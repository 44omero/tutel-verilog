==> flow/design.v <==
`timescale 1ns / 1ps
module Rx#(
    parameter clk_freq = 50000000,
    parameter baudrate = 9600,
    parameter tick_per_bit = clk_freq / baudrate
    )
    (
    input clk,
    input data_in,
    output [7:0]data_out,
    output done
    );
    localparam IDLE = 3'b000;
    localparam RX_START  = 3'b001;
    localparam RX_DATA   = 3'b010;
    localparam RX_STOP   = 3'b011;
    localparam RESTART   = 3'b100;
    reg data_buffer = 1'b1;
    reg tempData    = 1'b1;
    reg [12:0] clock_counter = 0;
    reg [2:0] bit_index     = 0;
    reg [7:0] data_out_reg  = 0;
    reg done_reg            = 0;
    reg [2:0] state         = 0;
    always @(posedge clk)begin
        data_buffer <= data_in;
        tempData    <= data_buffer;
    end
    always @(posedge clk)begin
        case(state)
            IDLE : begin
                done_reg      <= 0;
                clock_counter <= 0;
                bit_index     <= 0;
                if (tempData == 1'b0)  
                    state <= RX_START;
                else
                    state <= IDLE;
            end
            RX_START : begin
                if(clock_counter == (tick_per_bit-1)/2)begin
                    if(tempData == 1'b0)begin
                        clock_counter <= 0;
                        state         <= RX_DATA;
                    end
                    else state <= IDLE;
                end
                else begin
                    clock_counter <= clock_counter + 1;
                    state         <= RX_START;
                end
            end
            RX_DATA : begin
                if (clock_counter < tick_per_bit-1)begin
                    clock_counter <= clock_counter + 1;
                    state         <= RX_DATA;
                end
                else begin
                    clock_counter <= 0;
                    data_out_reg[bit_index] <= tempData;
                    if(bit_index < 7) begin
                        bit_index <= bit_index + 1;
                        state     <= RX_DATA;
                    end
                    else begin
                        bit_index <= 0;
                        state     <= RX_STOP;
                    end
                end
            end
            RX_STOP : begin
                if(clock_counter < tick_per_bit-1)begin
                    clock_counter <= clock_counter + 1;
                    state         <= RX_STOP;
                end
                else begin
                    done_reg      <= 1'b1;
                    clock_counter <= 0;
                    state         <= RESTART;
                end
            end
            RESTART : begin
                state    <= IDLE;
                done_reg <= 1'b0;
            end
            default : state <= IDLE;
        endcase
    end
assign done     = done_reg;
assign data_out = data_out_reg;
endmodule
`timescale 1ns / 1ps
module Tx#(
    parameter clk_freq = 50000000,
    parameter baudrate = 9600,
    parameter tick_per_bit = clk_freq / baudrate
    )
    (
    input clk,
    input [7:0] data_in,
    input send,
    output busy,
    output reg data_out,
    output done
    );
    localparam IDLE      = 3'b000;
    localparam TX_START  = 3'b001;
    localparam TX_DATA   = 3'b010;
    localparam TX_STOP   = 3'b011;
    localparam RESTART   = 3'b100;
    reg [12:0] clock_counter = 0;
    reg [2:0] bit_index      = 0;
    reg [7:0] data_in_reg    = 0;
    reg done_reg             = 0;
    reg busy_reg             = 0;
    reg [2:0] state          = 0;
    always @(posedge clk)begin
        case(state)
            IDLE : begin
                data_out      <= 1'b1;
                done_reg      <= 0;
                clock_counter <= 0;
                bit_index     <= 0;
                if (send == 1'b1) begin
                    busy_reg    <= 1;
                    data_in_reg <= data_in;
                    state       <= TX_START;
                end
                else state <= IDLE;
            end    
            TX_START: begin
                data_out <= 1'b0;
                if(clock_counter < tick_per_bit-1) begin
                    clock_counter <= clock_counter + 1;
                    state         <= TX_START;
                end
                else begin
                    clock_counter <= 0;
                    state         <= TX_DATA;
                end
            end    
            TX_DATA : begin
                data_out <= data_in_reg[bit_index];
                if(clock_counter < tick_per_bit-1) begin
                    clock_counter <= clock_counter + 1;
                    state         <= TX_DATA;
                end
                else begin
                    clock_counter <= 0;
                    if(bit_index < 7)begin
                        bit_index <= bit_index + 1;
                        state     <= TX_DATA;
                    end
                    else begin
                        bit_index <= 0;
                        state <= TX_STOP;
                    end
                end
            end
            TX_STOP : begin
                data_out <= 1;
                if(clock_counter < tick_per_bit-1) begin
                    clock_counter <= clock_counter + 1;
                    state         <= TX_STOP;
                end   
                else begin
                    done_reg      <= 1;
                    clock_counter <= 0;
                    state         <= RESTART;
                    busy_reg      <= 0;
                end             
            end
            RESTART : begin
                done_reg <= 1;
                state    <= IDLE;
            end
            default : state <= IDLE;   
        endcase
    end
    assign busy = busy_reg;
    assign done = done_reg;
endmodule
`timescale 1ns / 1ps
module debouncer(
                input clk, in,
                output out
                );
    reg [1:0] mid = 0;
always @(posedge clk)begin  
        mid <= {mid[0], in};
end
    assign out = (~mid[1]) & mid[0];
endmodule
`timescale 1ns / 1ps
module fifo#(
    parameter data_width = 8,
    parameter fifo_depth = 8,
    parameter countersize = $clog2(fifo_depth+1)
    )(
    input clk, rst_enable,
    output empty, full,
    output reg [countersize-1:0]memocount = 0,
    output reg send_reg, 
    output reg [7:0]fullempty_msg,
    input [data_width-1:0]data_in,
    input wr_enable,
    output reg [data_width-1:0]data_out,
    input rd_enable
    );
    reg[data_width-1:0]memo[fifo_depth-1:0];
    reg [2:0] rd_ptr = 3'b000;
    reg [2:0] wr_ptr = 3'b000;
    assign empty = (memocount == 0);
    assign full  = (memocount == fifo_depth);
    always @(posedge clk) begin: fullempty
        if(empty && !full) begin
            fullempty_msg <= 8'b01100101;
            send_reg <= 1;
        end
        else if (!empty && full)begin
            fullempty_msg <= 8'b01100110;
            send_reg <= 1;
        end
        else send_reg <= 0;
    end
    always @(posedge clk) begin: writeblk
        if(wr_enable == 1'b1 & full == 1'b0)
            memo[wr_ptr] <= data_in;
        else if (wr_enable && rd_enable)
            memo[wr_ptr] <= data_in;
    end
    always @(posedge clk) begin: readblk
        if(rd_enable && !empty)
            data_out <= memo[rd_ptr];
        else if (rd_enable && wr_enable)
            data_out <= memo[rd_ptr];
    end
    always @(posedge clk) begin: ptrblk
        if(rst_enable) begin
            rd_ptr <= 0;
            wr_ptr <= 0;
        end
        else begin
            wr_ptr <= ((wr_enable == 1'b1 & full == 1'b0) ||(wr_enable && rd_enable))? wr_ptr + 1'b1 : wr_ptr;
            rd_ptr <= ((rd_enable && !empty)||(wr_enable && rd_enable))? rd_ptr +1'b1  : rd_ptr;
        end
    end
    always @(posedge clk) begin: memocountblk
        if(rst_enable) begin
            memocount <= 0;
        end
        else begin
            if (!wr_enable && !rd_enable)  memocount <= memocount;
            if (!wr_enable && rd_enable) memocount <= (memocount == 0) ? 0: memocount-1;
            if (wr_enable && !rd_enable) memocount <= (memocount == 8) ? fifo_depth : memocount+1;
            if (wr_enable && rd_enable)  memocount <= memocount;
        end
    end
endmodule
`timescale 1ns / 1ps
module uart_wrapper    #
   (parameter data_width = 8,
    parameter fifo_depth = 8,
    parameter countersize = $clog2(fifo_depth+1),
    parameter clk_freq = 50000000,
    parameter baudrate = 9600,
    parameter tick_per_bit = clk_freq / baudrate)
    (
    input clk, rst,
    input rx_in,
    output tx_out,
    output [countersize-1:0]memocount,
    output [data_width-1:0] data_out,
    input read, write,
    output empty, full
    );
    wire [data_width-1:0] data_in;
    wire [7:0] fullempty_msg;
    wire wr_enable, rd_enable, send_reg, rst_enable;
    fifo #(.data_width(data_width), .fifo_depth(fifo_depth),.countersize(countersize)) 
    fifo (.clk(clk), .rst_enable(rst_enable), .data_in(data_in), .memocount(memocount), .data_out(data_out),
     .rd_enable(rd_enable), .wr_enable(wr_enable), .empty(empty), .full(full), .fullempty_msg(fullempty_msg), .send_reg(send_reg)) ; 
    debouncer push(.clk(clk), .in(write), .out(wr_enable));
    debouncer pop(.clk(clk), .in(read), .out(rd_enable));
    debouncer reset(.clk(clk), .in(rst), .out(rst_enable));
    Tx #(.clk_freq(clk_freq), .baudrate(baudrate),.tick_per_bit(tick_per_bit))
    transmitter(.clk(clk), .data_in(fullempty_msg), .send(send_reg), .data_out(tx_out));
    Rx #(.clk_freq(clk_freq), .baudrate(baudrate),.tick_per_bit(tick_per_bit)) 
    receiver(.clk(clk), .data_in(rx_in), .data_out(data_in));
endmodule
### From RTL to reports: uart_wrapper

Tool output for the design above, in the order of the flow.
Line numbers count from 1 in the design file above.
The mark - stands for no value.

* design top: uart_wrapper
* clock input: clk
* cell library: sky130hd
* corner: tt_025C_1v80

### Word-level counts

Yosys after proc, flatten, opt, wreduce and memory -nomap, before mapping. Memory bits, and registers merged into a memory's read port (data or address), are not among the register bits. Print and check cells are not counted. Equal cells are merged and count once.
Memory sizes are those after Yosys's memory passes, which may raise the word count (mostly to a power of two), join words into wider ones and drop unused or constant bits.

* register bits after elaboration: 79
* bits in latches: 0
* memory bits (writable): 64
* memory bits (read-only): 0
* word width x clocked read ports: 0
* memory cells: 1
* input port bits: 5
* elaborated cells: 133

* $add $sub $neg: 9
* $mul: 0
* divide/modulo/power cells: 0
* magnitude comparators: 4
* eq/ne operators: 11
* shift-type cells: 3
* multiplexer cells: 40
* bitwise logic cells: 14
* reduce/logical cells: 31

Memories
* fifo.memo: depth 8, bits a word 8, rd ports 1, wr ports 1, line 210 `reg[data_width-1:0]memo[fifo_depth-1:0];`

Operator list (number)
* two-way mux 13 bit: 4
* two-way mux 8 bit: 6
* parallel mux 13 bit (select 3 bit): 1
* two-way mux 3 bit: 9
* adder 13 x 1 -> 13 bit (second input constant): 2
* less-than comparator 13 bit (second input constant): 2
* parallel mux 13 bit (select 2 bit): 1
* parallel mux 3 bit (select 4 bit): 2
* two-way mux 4 bit: 4
* == test 13 x 12 -> 1 bit (second input constant): 1
* AND reduction 2 bit: 6
* adder 3 x 1 -> 3 bit (second input constant): 4
* == test 3 x 2 -> 1 bit (second input constant): 4
* parallel mux 3 bit (select 2 bit): 2
* variable shift 1 x 4 -> 8 bit: 1
* variable shift 1 x 4 -> 8 bit (first input constant): 1
* nonzero test 2 bit: 4
* nonzero test 4 bit: 2
* variable part select 8 x 3 -> 1 bit: 1
* bitwise AND 8 bit: 1
* OR 8 bit: 1
* NOT 8 bit: 1
* two-way mux 1 bit: 8
* logical AND 1 bit: 6
* NOT 1 bit: 6
* == test 3 x 1 -> 1 bit (second input constant): 2
* less-than comparator 3 bit (second input constant): 2
* zero test 3 bit: 2

Other operator kinds: 16; their cells: 26.

### Logic depth

Depth = most cells in a row (Yosys ltp): at word level without a register or memory, in the mapped netlist without a sequential cell, where the memories' decode and read muxes count.

* depth in word-level cells: 6
* ABC_AREA: 0
* depth in mapped cells: 7

### Netlist

Yosys stat after the flow's synthesis: flattened, memories mapped to cells. It holds for the ABC_AREA given above (unset counts as 0); a run with the other value may have another netlist.

* cells in the netlist: 462
* mapped area: 0.0062485 mm²
* mapped flip-flops: 143

Cell types
* sky130_fd_sc_hd__edfxtp_1: number 116, total area 3.48E+03 µm²
* sky130_fd_sc_hd__dfxtp_1: number 27, total area 540.518 µm²
* sky130_fd_sc_hd__mux4_2: number 16, total area 360.346 µm²
* sky130_fd_sc_hd__ha_1: number 13, total area 162.656 µm²
* sky130_fd_sc_hd__nor2_1: number 42, total area 157.651 µm²
* sky130_fd_sc_hd__mux2_2: number 13, total area 146.39 µm²
* sky130_fd_sc_hd__xor2_1: number 16, total area 140.134 µm²
* sky130_fd_sc_hd__a21oi_1: number 22, total area 110.106 µm²
* sky130_fd_sc_hd__nand2_1: number 27, total area 101.347 µm²
* sky130_fd_sc_hd__nand3_1: number 18, total area 90.086 µm²
* sky130_fd_sc_hd__xnor2_1: number 9, total area 78.826 µm²
* sky130_fd_sc_hd__o21ai_0: number 15, total area 75.072 µm²
* sky130_fd_sc_hd__inv_1: number 19, total area 71.318 µm²
* sky130_fd_sc_hd__nand4_1: number 10, total area 62.56 µm²
* sky130_fd_sc_hd__nor3_1: number 9, total area 45.043 µm²
* sky130_fd_sc_hd__nand2b_1: number 6, total area 37.536 µm²
* sky130_fd_sc_hd__nor2b_1: number 6, total area 37.536 µm²
* sky130_fd_sc_hd__and4_1: number 4, total area 35.034 µm²

Not listed: further types 34, cells in them 74.
The figures by module come from a second, unflattened synthesis with its own total; it is not the netlist above.

* cells (unflattened synthesis): 491
* area (unflattened synthesis): 0.0068528 mm²

Each row is one instance without its submodules.

By module
* fifo: instances 1, cells 203, area 0.0035146 mm², seq. area 0.0024223 mm²
* Rx: instances 1, cells 153, area 0.0017054 mm², seq. area 0.0008508 mm²
* Tx: instances 1, cells 126, area 0.0014714 mm², seq. area 0.0008708 mm²
* debouncer: instances 3, cells 3, area 0.0000538 mm², seq. area 0.00004 mm²
* uart_wrapper: instances 1, cells 0, area 0 mm², seq. area 0 mm²

### Path before layout

Path of least setup slack by OpenSTA after synthesis, without wires, with an ideal clock, recovery checks aside; 20% of the period is set as input and as output delay. Where synthesis merged equal registers, the netlist keeps one of their names.

* path kind: flip-flop to flip-flop
* from: register fifo.memocount[0]
* to: memory fifo.memo[0][0]
* period: 2280 ps
* setup time: 383 ps
* launch time at the first pin: 0 ps
* arrival time: 1949 ps
* data required time: 1897 ps
* setup slack: -52 ps
* path delay: 2332 ps
* stages on the path: 7
* buffers on the path: 0
* period reached after synthesis: 2332 ps

"path delay" is the arrival time less input delay plus setup time.
"stages on the path": output pins that drive a net of the path, with the launching flip-flop's if there is one; two outputs of one cell count as two.
"period reached after synthesis" = period - worst setup slack (recovery checks aside). The figure is calculated, with input and output delays left at 20% of the set period.
Between the ends stands the longest chain of elaborated cells between them, by number of cells; it is not shown to be the way that was timed. Of several equally long chains one is given.
A line is the first line of the expression or statement that the cell stems from. Yosys adds cells for indexed reads and writes and turns some case tables into memories.
At most two assigning lines are given for a register; there are more.
Only ways into the end's enable, where the timed path ends, are counted here.

* path through: sky130_fd_sc_hd__dfxtp_1 sky130_fd_sc_hd__inv_1 sky130_fd_sc_hd__ha_1 sky130_fd_sc_hd__nand3b_1 sky130_fd_sc_hd__a21oi_1 sky130_fd_sc_hd__or2_2 sky130_fd_sc_hd__nor3_1
* length of the longest elaborated chain: 5
* elaborated cells between the ends (all ways): 6

RTL lines, path post-synthesis
* start, declared: line 202 `output reg [countersize-1:0]memocount = 0,`
* start, assigned: line 253 `if (!wr_enable && !rd_enable)  memocount <= memocount;`
* start, assigned: line 254 `if (!wr_enable && rd_enable) memocount <= (memocount == 0) ? 0: memocount-1;`
* == test 4 bit: line 214 `assign full  = (memocount == fifo_depth);`
* NOT 1 bit: line 227 `if(wr_enable == 1'b1 & full == 1'b0)`
* bitwise AND 1 bit: line 227
* two-way mux 1 bit: line 227
* OR 1 bit
* end, declared: line 210 `reg[data_width-1:0]memo[fifo_depth-1:0];`

### Timing after layout

Path of least setup slack in the final report of record 1 (OpenROAD, finished layout, wires in). Where an end is a register, its clock arrival counts in the times.
The report prints the path's times to 10 ps; the period is as set.

* path kind: flip-flop to output port
* from: register fifo.memocount[0]
* to: output empty
* period: 2840 ps
* output delay: 570 ps
* launch time at the first pin: 500 ps
* arrival time: 2100 ps
* data required time: 2270 ps
* setup slack: 170 ps
* stages on the path: 5
* buffers on the path: 1

Between the ends stands the longest chain of elaborated cells between them, by number of cells; it is not shown to be the way that was timed. Of several equally long chains one is given.
At most two assigning lines are given for a register; there are more.

* path through: sky130_fd_sc_hd__dfxtp_1 sky130_fd_sc_hd__inv_1 sky130_fd_sc_hd__ha_1 sky130_fd_sc_hd__nor3b_2 sky130_fd_sc_hd__clkdlybuf4s50_1
* length of the longest elaborated chain: 1
* elaborated cells between the ends (all ways): 1

RTL lines, path after layout
* start, declared: line 202 `output reg [countersize-1:0]memocount = 0,`
* start, assigned: line 253 `if (!wr_enable && !rd_enable)  memocount <= memocount;`
* start, assigned: line 254 `if (!wr_enable && rd_enable) memocount <= (memocount == 0) ? 0: memocount-1;`
* zero test 4 bit: line 213 `assign empty = (memocount == 0);`
* end, declared: line 275 `output empty, full`

--- measured runs ---
Settings and measured results of 2 stored flow runs for module uart_wrapper (sky130hd), not sorted in any way. The constraints put input and output delay at 20% of the set period each and load the outputs with 0.01 pF.
"clock period reached" means the clock period less the worst setup slack. The figure is calculated, with input and output delays left at 20% of the set period.
By "time of the worst setup path" is meant the share of the clock period that the worst setup path is allowed (20% is reserved at inputs, 20% at outputs), minus its slack. Clock arrival times at its registers enter into it.
"time of the worst setup path" is known to 10 ps.

### Record 1

==> flow/run.sh <==
#!/bin/bash
# the make line also repeats the synthesis and layout settings of config.mk as NAME=value (left out here)
make -C /OpenROAD-flow-scripts/flow DESIGN_CONFIG=/design/flow/config.mk WORK_HOME=/design/flow/orfs CLKGATE_MAP_FILE= finish
==> flow/config.mk <==
export PLATFORM = sky130hd
export DESIGN_NAME = uart_wrapper
export DESIGN_NICKNAME = uart_wrapper
export VERILOG_FILES = /design/flow/design.v
export SDC_FILE = /design/flow/constraint.sdc
export NUM_CORES = 4
export LEC_CHECK = 0
export CAP_MARGIN = 20
export CORE_MARGIN = 2
export CORE_UTILIZATION = 66
export SLEW_MARGIN = 20
==> flow/constraint.sdc <==
create_clock -name core_clock -period 2.84 [get_ports {clk}]
set_input_delay 0.5680 -clock core_clock [delete_from_list [all_inputs] [get_ports {clk}]]
set_output_delay 0.5680 -clock core_clock [all_outputs]
set_load 0.01 [all_outputs]

Results of record 1:
- Area of the standard cells in the finished layout: 0.0071444 mm²
- Overall die area: 0.0102617 mm²
- Worst hold slack in the final report: 328 ps
- Time of the worst setup path: 2100 ps
- Worst path kind: flip-flop to output port
- Chip area in the Yosys report: 0.0062485 mm²
- Smallest setup slack: 174 ps
- Sum of negative setup slack: 0 ps
- Clock period reached: 2666 ps

### Record 2

==> flow/run.sh <==
#!/bin/bash
# the make line also repeats the synthesis and layout settings of config.mk as NAME=value (left out here)
make -C /OpenROAD-flow-scripts/flow DESIGN_CONFIG=/design/flow/config.mk WORK_HOME=/design/flow/orfs CLKGATE_MAP_FILE= finish
==> flow/config.mk <==
export PLATFORM = sky130hd
export DESIGN_NAME = uart_wrapper
export DESIGN_NICKNAME = uart_wrapper
export VERILOG_FILES = /design/flow/design.v
export SDC_FILE = /design/flow/constraint.sdc
export NUM_CORES = 4
export LEC_CHECK = 0
export ABC_AREA = 0
export CAP_MARGIN = 20
export CELL_PAD_IN_SITES_DETAIL_PLACEMENT = 1
export CORE_ASPECT_RATIO = 0.55
export CORE_MARGIN = 2
export CORE_UTILIZATION = 46
export CTS_CLUSTER_DIAMETER = 295
export CTS_CLUSTER_SIZE = 17
export GPL_TIMING_DRIVEN = 0
export HOLD_SLACK_MARGIN = 0.13
export MIN_ROUTING_LAYER = met1
export SETUP_SLACK_MARGIN = 0.17
export SLEW_MARGIN = 20
==> flow/constraint.sdc <==
create_clock -name core_clock -period 1.97 [get_ports {clk}]
set_input_delay 0.3940 -clock core_clock [delete_from_list [all_inputs] [get_ports {clk}]]
set_output_delay 0.3940 -clock core_clock [all_outputs]
set_load 0.01 [all_outputs]

Results of record 2:
- Clock period reached: 1922 ps
- Time of the worst setup path: 1920 ps
- Worst path kind: flip-flop to flip-flop
- Area of the standard cells in the finished layout: 0.0081691 mm²
- Overall die area: 0.0145741 mm²
- Worst hold slack in the final report: 330 ps
- Chip area in the Yosys report: 0.0062485 mm²
- Sum of negative setup slack: 0 ps
- Smallest setup slack: 48 ps
--- end ---
